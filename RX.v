==> flow/design.v <==
module uart_rx #(
    parameter DATA_BITS = 8,
    parameter BAUD_CNT_WIDTH = 16
)(
    input                         clk,
    input                         rst,        
    input                        arst_n,     
    input                        rx,         
    input                        rx_en,      
    input   [BAUD_CNT_WIDTH-1:0] baud_val,  
    output reg  [DATA_BITS-1:0] data,
    output reg                  done,
    output reg                  err,
    output reg                  busy
);
    localparam IDLE  = 3'b000;
    localparam START = 3'b001;
    localparam DATA  = 3'b010;
    localparam DONEs = 3'b011;
    localparam ERRs  = 3'b100;
    reg [2:0] cs, ns;
    reg [BAUD_CNT_WIDTH-1:0] baud_cnt;
    wire                     baud_done;
    reg [3:0]                bit_cnt;
    reg rx_sync, rx_prev;
    wire start_edge;
    reg [DATA_BITS-1:0] shift_reg;
    always @(posedge clk or negedge arst_n) begin
        if (!arst_n) begin
            rx_sync <= 1'b1;
            rx_prev <= 1'b1;
        end else begin
            rx_sync <= rx;
            rx_prev <= rx_sync;
        end
    end
    assign start_edge = (rx_prev == 1'b1 && rx_sync == 1'b0);
    always @(posedge clk or negedge arst_n) begin
        if (!arst_n) begin
            baud_cnt <= 0;
        end else if (rst) begin
            baud_cnt <= 0;
        end else if (cs == IDLE || baud_done) begin
            baud_cnt <= baud_val;
        end else begin
            baud_cnt <= baud_cnt - 1;
        end
    end
    assign baud_done = (baud_cnt == 0);
    always @(posedge clk or negedge arst_n) begin
        if (!arst_n) begin
            cs <= IDLE;
        end else if (rst) begin
            cs <= IDLE;
        end else begin
            cs <= ns;
        end
    end
    always @(*) begin
        ns = cs;
        done = 1'b0;
        err  = 1'b0;
        busy = 1'b1;
        case (cs)
            IDLE: begin
                busy = 1'b0;
                if (rx_en && start_edge) ns = START;
            end
            START: begin
                if (baud_done)           ns = DATA; 
            end
            DATA: begin
                if (baud_done) begin
                    if (bit_cnt == DATA_BITS) begin
                        if (rx_sync == 1'b1)
                            ns = DONEs;
                        else
                            ns = ERRs;
                    end
                end
            end
            DONEs: begin
                done = 1'b1;
                ns = IDLE;
            end
            ERRs: begin
                err = 1'b1;
                ns = IDLE;
            end
        endcase
    end
    always @(posedge clk or negedge arst_n) begin
        if (!arst_n) begin
            bit_cnt <= 0;
        end else if (rst) begin
            bit_cnt <= 0;
        end else if (cs == IDLE) begin
            bit_cnt <= 0;
        end else if (cs == DATA && baud_done) begin
            bit_cnt <= bit_cnt + 1;
        end
    end
    always @(posedge clk or negedge arst_n) begin
        if (!arst_n) begin
            shift_reg <= 0;
        end else if (rst) begin
            shift_reg <= 0;
        end else if (cs == DATA && baud_done && bit_cnt < DATA_BITS) begin
            shift_reg <= {rx_sync, shift_reg[DATA_BITS-1:1]}; 
        end
    end
    always @(posedge clk or negedge arst_n) begin
        if (!arst_n) begin
            data <= 0;
        end else if (rst) begin
            data <= 0;
        end else if (cs == DONEs) begin
            data <= shift_reg;
        end
    end
endmodule
# Reports on uart_rx
# The steps from the RTL of uart_rx to its reports follow in flow order.
# Line numbers count from 1 in the design file above.
# Operators: Yosys type, input widths -> output width; for muxes data width and select width s.
# Library cell names are shortened.
# The mark n/a stands for no value.
# inputs
top_module	uart_rx
clock_port	clk
cell_library	sky130hd
corner	tt_025C_1v80

# Word level
# Source: Yosys, flattened and elaborated, memories not mapped. Widths are those after wreduce. Registers that Yosys merges into a memory's read port (data or address) are not register bits. Print and check cells do not count. Equal cells are merged and count once.
# classes
add_sub_neg	2
compare	1
n_eq	9
n_mux	19
logic	1
n_reduce_logical	13
# op_table
op	count
$mux 16	2
$mux 8	4
$mux 3	6
$sub 16x1->16 const B	1
$logic_not 16->1	1
$ne 3x3->1 const B	4
$pmux 3 s4	1
$mux 4	3
$eq 3x2->1 const B	2
$reduce_and 5->1	1
$reduce_bool 5->1	1
$logic_and 1x1->1	4
$reduce_bool 2->1	2
$add 4x1->4 const B	1
$lt 4x4->1 const B	1
$eq 4x4->1 const B	1
$eq 3x1->1 const B	1
$eq 3x3->1 const B	1
$logic_not 3->1	1
$reduce_bool 3->1	1
$mux 1	3
$reduce_or 2->1	1
$logic_or 1x1->1	1
$not 1->1	1
# bits
register_bits	41
inputBits	21
out_inout_bits	11
wordCells	52

# Depth
# Depth = most cells in a row (Yosys ltp): at word level without a register or memory, in the mapped netlist without a sequential cell, where the memories' decode and read muxes count.
# logic_depth
word_depth	6
ABC_AREA	0
depth_mapped	7
mapped_depth_nobuf	6

# Mapped cells and area
# Source: synth_stat.txt of the flow (Yosys; design flattened, memories mapped). It holds for the ABC_AREA given above (unset counts as 0); a run with the other value may have another netlist.
# types
cell	count
dfrtp_1	40
mux2i_1	11
o21ai_0	19
nor2_1	25
a21oi_1	17
dfstp_2	3
nand3_1	14
xor2_1	7
ha_1	4
a211oi_1	6
xnor2_1	5
nor4_4	2
inv_1	9
nand4_1	5
nor4b_4	1
nor3_1	4
clkbuf_1	5
nor4_1	3
# Not listed: further types 20, cells in them 31.
# synth_totals
stdcells	211
synth_area_um2	2132.0
seq_area_um2	1079.8
ff_cells	43

# Path before layout
# OpenSTA on the mapped netlist: ideal clock, no wires. The path of least setup slack (recovery checks aside). Input and output delay are each 20% of the period. Register names are those of the netlist, which keeps one name where synthesis merged equal registers.
# synth_path
path_kind	flip-flop to flip-flop
startpoint	register baud_cnt[0]
endpoint	register baud_cnt[4]
clock_period_ns	2.01
setup_time_ns	0.094
t_first_pin_ns	0.000
arrival_time_ns	1.637
t_required_ns	1.916
slack_ns	0.279
path_delay_ns	1.731
path_stages	8
path_buffers	2
synth_period_reached_ns	1.731
# "path_delay_ns" is the arrival time less input delay plus setup time.
# "path_stages" counts driving pins, that of a launching flip-flop among them; a cell with two outputs on the path counts twice.
# "synth_period_reached_ns" is the clock period less the worst setup slack; recovery checks do not enter. This is arithmetic on one report: input and output delays are still those of the set period (20% each).
# The rows between start and end are the longest chain of elaborated cells between them; the timing report does not say that the signal goes this way. Where chains are equally long, one stands for them.
# Each line given opens the expression or statement behind the cell; cells for indexed reads and writes are added by Yosys, which also makes memories of some case tables.
# At most two assigning lines are given for a register; there are more.
# synth_between
cell_sequence	dfrtp_1 > inv_1 > ha_1 > nor4b_4 > a41oi_1 > buf_2 > buf_2 > a211oi_1
elab_chain_len	4
# synth_lines
item	line	source
start, declared	22	reg [BAUD_CNT_WIDTH-1:0] baud_cnt;
start, assigned	44	baud_cnt <= baud_val;
start, assigned	46	baud_cnt <= baud_cnt - 1;
$logic_not 16->1	49	assign baud_done = (baud_cnt == 0);
$logic_or 1x1->1	43	end else if (cs == IDLE || baud_done) begin
$mux 16	43
$mux 16	41	end else if (rst) begin
end, assigned	44
end, assigned	46
end, declared	22

# Timing after layout
# Path of least setup slack in the final report of stored run 1 (OpenROAD, finished layout, wires in). Where an end is a register, its clock arrival counts in the times.
# layout_path
path_kind	flip-flop to flip-flop
startpoint	register baud_cnt[0]
endpoint	register baud_cnt[15]
clock_period_ns	1.22
setup_time_ns	0.08
t_first_pin_ns	0.30
arrival_time_ns	1.94
t_required_ns	1.44
slack_ns	-0.49
path_stages	6
path_buffers	2
# The rows between start and end are the longest chain of elaborated cells between them; the timing report does not say that the signal goes this way. Where chains are equally long, one stands for them.
# At most two assigning lines are given for a register; there are more.
# layout_between
cell_sequence	dfrtp_1 > buf_4 > buf_6 > or3_4 > or4_1 > a31oi_1
elab_chain_len	4
# layout_lines
item	line	source
start, declared	22	reg [BAUD_CNT_WIDTH-1:0] baud_cnt;
start, assigned	44	baud_cnt <= baud_val;
start, assigned	46	baud_cnt <= baud_cnt - 1;
$logic_not 16->1	49	assign baud_done = (baud_cnt == 0);
$logic_or 1x1->1	43	end else if (cs == IDLE || baud_done) begin
$mux 16	43
$mux 16	41	end else if (rst) begin
end, assigned	44
end, assigned	46
end, declared	22

# Settings and measured results of 2 stored flow runs for module uart_rx (sky130hd), not sorted in any way. The constraints put input and output delay at 20% of the set period each and load the outputs with 0.01 pF.
# "achieved_clock_period_ns": clock period set for the run, less the worst setup slack. It is reckoned from that one timing run; input and output delays stay at 20% of the period that was set.
# "worst_path_allowed_less_slack_ns" means the part of the period allowed to the worst setup path (the constraints hold back 20% at inputs and 20% at outputs) less its slack; where the path has registers, the arrival times of their clocks count too.
# "fin_power_mw" is the tool's figure for a default switching activity; nothing was simulated.
# A setting shown as n/a is not set for that run.
# A result given as n/a is not shown for that run.
run name	period_ns	CORE_UTILIZATION	SETUP_SLACK_MARGIN	PLACE_DENSITY	CORE_ASPECT_RATIO	ABC_AREA	GPL_ROUTABILITY_DRIVEN	SLEW_MARGIN	CAP_MARGIN	CORE_MARGIN	PLACE_DENSITY_LB_ADDON	CTS_CLUSTER_SIZE	yosys.chip_area_um2	total_die_area_um2	stdcell_area_um2	fin_ws_ns	holdWs_ns	fin_power_mw	achieved_clock_period_ns	worst_path_allowed_less_slack_ns	timing.worst_path_kind
stored run 1	1.22	41	0.2	0.42	1.77	0	0	5	20	2	n/a	n/a	2132.0	5816.5	3284.4	-0.491	0.322	3.207	1.711	1.71	flip-flop to flip-flop
stored run 2	1.04	66	n/a	n/a	n/a	n/a	n/a	20	20	2	0.19	14	n/a	n/a	n/a	n/a	n/a	n/a	n/a	n/a	n/a
# Stored run 2: stopped before the end: clock tree synthesis reported DPL-0038
