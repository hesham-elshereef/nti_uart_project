==> flow/design.v <==
`timescale 1ns/1ps
module uart_tx #(
  parameter DATA_BITS = 8,
  parameter STOP_BITS = 1
)(
  input              clk,         
  input              rst,         
  input              tx_start,    
  input  [7:0]       tx_data,     
  input  [15:0]      baud_val,    
  output reg         tx,          
  output reg         busy,        
  output reg         done         
);
  localparam IDLE  = 3'b000,
             START = 3'b001,
             DATA  = 3'b010,
             STOP  = 3'b011,
             DONE  = 3'b100;
  reg [2:0] state, next_state;
  reg [15:0] baud_cnt;
  reg [3:0]  bit_idx;
  reg [7:0]  shift_reg;
  always @(posedge clk or posedge rst) begin
    if (rst) 
      baud_cnt <= 0;
    else if (state != IDLE) begin
      if (baud_cnt == 0)
        baud_cnt <= baud_val;
      else
        baud_cnt <= baud_cnt - 1;
    end else
      baud_cnt <= baud_val;
  end
  wire baud_tick = (baud_cnt == 0);
  always @(posedge clk or posedge rst) begin
    if (rst)
      state <= IDLE;
    else
      state <= next_state;
  end
  always @(*) begin
    next_state = state;
    case (state)
      IDLE:  if (tx_start) next_state = START;
      START: if (baud_tick) next_state = DATA;
      DATA:  if (baud_tick && bit_idx == DATA_BITS-1) next_state = STOP;
      STOP:  if (baud_tick && STOP_BITS==1) next_state = DONE;
      DONE:  next_state = IDLE;
    endcase
  end
  always @(posedge clk or posedge rst) begin
    if (rst) begin
      tx       <= 1'b1;  
      busy     <= 0;
      done     <= 0;
      shift_reg<= 0;
      bit_idx  <= 0;
    end else begin
      done <= 0;  
      case (state)
        IDLE: begin
          tx   <= 1'b1;
          busy <= 0;
          if (tx_start) begin
            shift_reg <= tx_data;
            busy <= 1;
          end
        end
        START: if (baud_tick) tx <= 1'b0;   
        DATA: if (baud_tick) begin
          tx <= shift_reg[0];
          shift_reg <= shift_reg >> 1;
          bit_idx <= bit_idx + 1;
        end
        STOP: if (baud_tick) tx <= 1'b1;    
        DONE: begin
          done <= 1;
          busy <= 0;
        end
      endcase
    end
  end
endmodule
======== From RTL to reports: uart_tx ========
The steps from the RTL of uart_tx to its reports follow in flow order.
Line numbers count from 1 in the design file above.
Library cell names are shortened.
A cell with - has no value.
set-up
  top module .............................. uart_tx
  clock ................................... clk
  standard-cell library ................... sky130hd
  library corner .......................... tt_025C_1v80

======== After elaboration ========
Source: Yosys, flattened and elaborated, memories not mapped. Widths are those after wreduce. Registers that Yosys merges into a memory's read port (data or address) are not register bits. Print and check cells do not count. Equal cells are merged and count once.
bit counts
  flip-flop bits (word level) ............. 34
  latch bits .............................. 0
  bits in writable memories ............... 0
  memory bits (read-only) ................. 0
  clocked read ports x word width ......... 0
  memories ................................ 0
  bits of input ports ..................... 27
  word-level cells ........................ 48
operators by class
  $add $sub $neg .......................... 2
  multipliers ............................. 0
  divide/modulo/power cells ............... 0
  $lt $le $gt $ge ......................... 0
  equality and inequality tests ........... 10
  shift-type cells ........................ 0
  muxes and demuxes ....................... 17
  bitwise operators ....................... 0
  reductions and logical operators ........ 12
operator list
  operator                                      count
  2-to-1 mux 16 bit                             2
  subtractor 16 x 1 -> 16 bit with constant B   1
  logical NOT 16 bit                            1
  case mux 8 bit (select 2 bit)                 1
  2-to-1 mux 8 bit                              2
  case mux 3 bit (select 5 bit)                 1
  2-to-1 mux 3 bit                              4
  inequality test 2 bit with constant B         5
  equality test 3 x 2 -> 1 bit with constant B  2
  AND reduction 5 bit                           1
  nonzero test 5 bit                            1
  2-to-1 mux 1 bit                              5
  nonzero test 2 bit                            2
  adder 4 x 1 -> 4 bit with constant B          1
  equality test 4 x 3 -> 1 bit with constant B  1
  AND reduction 4 bit                           1
  nonzero test 4 bit                            1
  case mux 1 bit (select 4 bit)                 1
  equality test 3 x 1 -> 1 bit with constant B  1
  equality test 3 bit with constant B           1
  logical NOT 3 bit                             1
  AND reduction 3 bit                           1
  nonzero test 3 bit                            1
  AND reduction 2 bit                           1
  case mux 1 bit (select 2 bit)                 1
  logical AND 1 bit                             1

======== Logic depth ========
Longest topological path by Yosys (ltp), each cell counted once; first at word level (registers and memories cut), then after technology mapping (sequential cells cut; the memories' decode and read muxes count).
logic depth
  word-level depth ........................ 4
  ABC_AREA ................................ 0
  depth in mapped cells ................... 7
  gate-level depth less buffers ........... 6

======== Synthesis result ========
Source: synth_stat.txt of the flow (Yosys; design flattened, memories mapped). It holds for the ABC_AREA given above (unset counts as 0); a run with the other value may have another netlist.
cells by type
  cell type  count  total area (µm²)
  dfrtp_1    33     825.792
  mux2_4     9      135.13
  xnor2_1    13     113.859
  mux2_2     6      67.565
  o32a_1     6      60.058
  o21a_1     6      45.043
  xor2_1     5      43.792
  o21ai_0    8      40.038
  ha_1       3      37.536
  dfstp_2    1      26.275
  inv_1      7      26.275
  nand4b_1   3      26.275
  nor3_1     5      25.024
  nor3b_1    3      22.522
  nand4_4    1      21.27
  nor4_4     1      21.27
  nand3_1    4      20.019
  a21boi_4   1      18.768
Other cell types: 22; their cells: 31.
mapped netlist
  standard cells after synthesis .......... 146
  cell area after synthesis ............... 1796.7 µm²
  sequential part of the area ............. 852.1 µm²
  flip-flop cells ......................... 34

======== Path before layout ========
Source: OpenSTA report_checks on the synthesized netlist (no wires, ideal clock, input and output delay 20% of the period each), path of least setup slack; recovery checks are left aside. Register names are those of the netlist, which keeps one name where synthesis merged equal registers.
timing post-synthesis
  path type ............................... reg2reg
  start point ............................. reg baud_cnt[0]
  end point ............................... reg baud_cnt[10]
  clock period ............................ 2910 ps
  library setup time ...................... 125 ps
  arrival time ............................ 1693 ps
  required time ........................... 2785 ps
  path slack .............................. 1092 ps
  path delay .............................. 1818 ps
  driving pins on the path ................ 8
  path buffers ............................ 1
  period reached after synthesis .......... 1818 ps
"path delay" = arrival - input delay + setup time.
"driving pins on the path" counts driving pins, that of a launching flip-flop among them; a cell with two outputs on the path counts twice.
"period reached after synthesis" is the clock period less the worst setup slack; recovery checks do not enter. This is arithmetic on one report: input and output delays are still those of the set period (20% each).
Between the ends stands the longest chain of elaborated cells between them, by number of cells; it is not shown to be the way that was timed. Of several equally long chains one is given.
Each line given opens the expression or statement behind the cell; cells for indexed reads and writes are added by Yosys, which also makes memories of some case tables.
A register here has more assigning lines than the two given.
on the way, post-synthesis
  cell sequence ........................... dfrtp_1 > inv_1 > ha_1 > nor4b_2 > nand4_4 > a21boi_4 > buf_6 > mux2_4
  length of the longest elaborated chain .. 3
  elaborated cells between the ends (all ways) .. 4
  classes of those cells .................. 1 x add/sub; 2 x mux; 1 x reduce/logical
RTL lines, path post-synthesis
  what                         RTL line  text
  from (decl)                  21        reg [15:0] baud_cnt;
  from (assign)                29        baud_cnt <= baud_val;
  from (assign)                31        baud_cnt <= baud_cnt - 1;
  subtractor 16 x 1 -> 16 bit  31
  2-to-1 mux 16 bit            28        if (baud_cnt == 0)
  2-to-1 mux 16 bit            27        else if (state != IDLE) begin
  to (assign)                  29
  to (assign)                  31
  to (decl)                    21

======== Worst path after layout ========
Path of least setup slack in the final report of flow run 1 (OpenROAD, finished layout, wires in). Where an end is a register, its clock arrival counts in the times.
The report prints the path's times to 10 ps; the period is as set.
timing post-layout
  path type ............................... reg2reg
  start point ............................. reg baud_cnt[0]
  end point ............................... reg baud_cnt[6]
  clock period ............................ 2120 ps
  library setup time ...................... 110 ps
  arrival time ............................ 2040 ps
  required time ........................... 2270 ps
  path slack .............................. 230 ps
  driving pins on the path ................ 7
  path buffers ............................ 0
Between the ends stands the longest chain of elaborated cells between them, by number of cells; it is not shown to be the way that was timed. Of several equally long chains one is given.
A register here has more assigning lines than the two given.
on the way, post-layout
  cell sequence ........................... dfrtp_1 > inv_1 > ha_1 > or3b_2 > nor3_1 > xor2_1 > mux2_4
  length of the longest elaborated chain .. 3
  elaborated cells between the ends (all ways) .. 4
  classes of those cells .................. 1 x add/sub; 2 x mux; 1 x reduce/logical
RTL lines, path post-layout
  what                         RTL line  text
  from (decl)                  21        reg [15:0] baud_cnt;
  from (assign)                29        baud_cnt <= baud_val;
  from (assign)                31        baud_cnt <= baud_cnt - 1;
  subtractor 16 x 1 -> 16 bit  31
  2-to-1 mux 16 bit            28        if (baud_cnt == 0)
  2-to-1 mux 16 bit            27        else if (state != IDLE) begin
  to (assign)                  29
  to (assign)                  31
  to (decl)                    21

Ticket comment

Measured results for uart_tx: 2 stored runs of the Yosys and OpenROAD flow on sky130hd. The settings differ; the order carries no meaning. The constraints put input and output delay at 20% of the set period each and load the outputs with 0.01 pF.
"period achieved" is the run's clock period less its worst setup slack. It is reckoned from that one timing run; input and output delays stay at 20% of the period that was set.
"time of the worst setup path" is the time allowed to the run's worst setup path (the clock period less input and output delay, where it has them) less its slack. Clock arrival times count: a late capture clock shortens it, a late launch clock lengthens it.
"total power of the final layout" rests on the timing tool's default activity at the inputs, not on a simulated workload.
"time of the worst setup path" is given in steps of 10 ps.

---- flow run 1 ----
settings
  period_ns = 2.12
  CORE_UTILIZATION = 45
  CAP_MARGIN = 20
  CORE_MARGIN = 2
  SLEW_MARGIN = 20
results
  sum of negative setup slack ............. 0 ps
  total power of the final layout ......... 2.069 mW
  period achieved ......................... 1887 ps
  standard-cell area after layout ......... 2353.5 µm²
  setup slack of the worst path ........... 233 ps
  time of the worst setup path ............ 1890 ps
  critical path kind ...................... reg2reg
  utilization after routing ............... 62.9%
  total die area .......................... 4513.8 µm²
  cell area after synthesis ............... 1796.7 µm²
  worst hold slack after layout ........... 475 ps

---- flow run 2 ----
settings
  period_ns = 2.65
  CORE_UTILIZATION = 16
  SETUP_SLACK_MARGIN = 0.22
  PLACE_DENSITY_LB_ADDON = 0.02
  HOLD_SLACK_MARGIN = 0.24
  CELL_PAD_IN_SITES_DETAIL_PLACEMENT = 1
  TNS_END_PERCENT = 45
  ABC_AREA = 1
  GPL_TIMING_DRIVEN = 1
  CTS_CLUSTER_SIZE = 10
  CTS_CLUSTER_DIAMETER = 322
  CAP_MARGIN = 25
  MAX_ROUTING_LAYER = met5
  CORE_MARGIN = 2
  SLEW_MARGIN = 20
results
  sum of negative setup slack ............. 0 ps
  total power of the final layout ......... 1.239 mW
  period achieved ......................... 1866 ps
  standard-cell area after layout ......... 2533.7 µm²
  setup slack of the worst path ........... 784 ps
  time of the worst setup path ............ 1340 ps
  critical path kind ...................... reg2out
  utilization after routing ............... 21.3%
  total die area .......................... 12993.7 µm²
  cell area after synthesis ............... 1935.6 µm²
  worst hold slack after layout ........... 469 ps
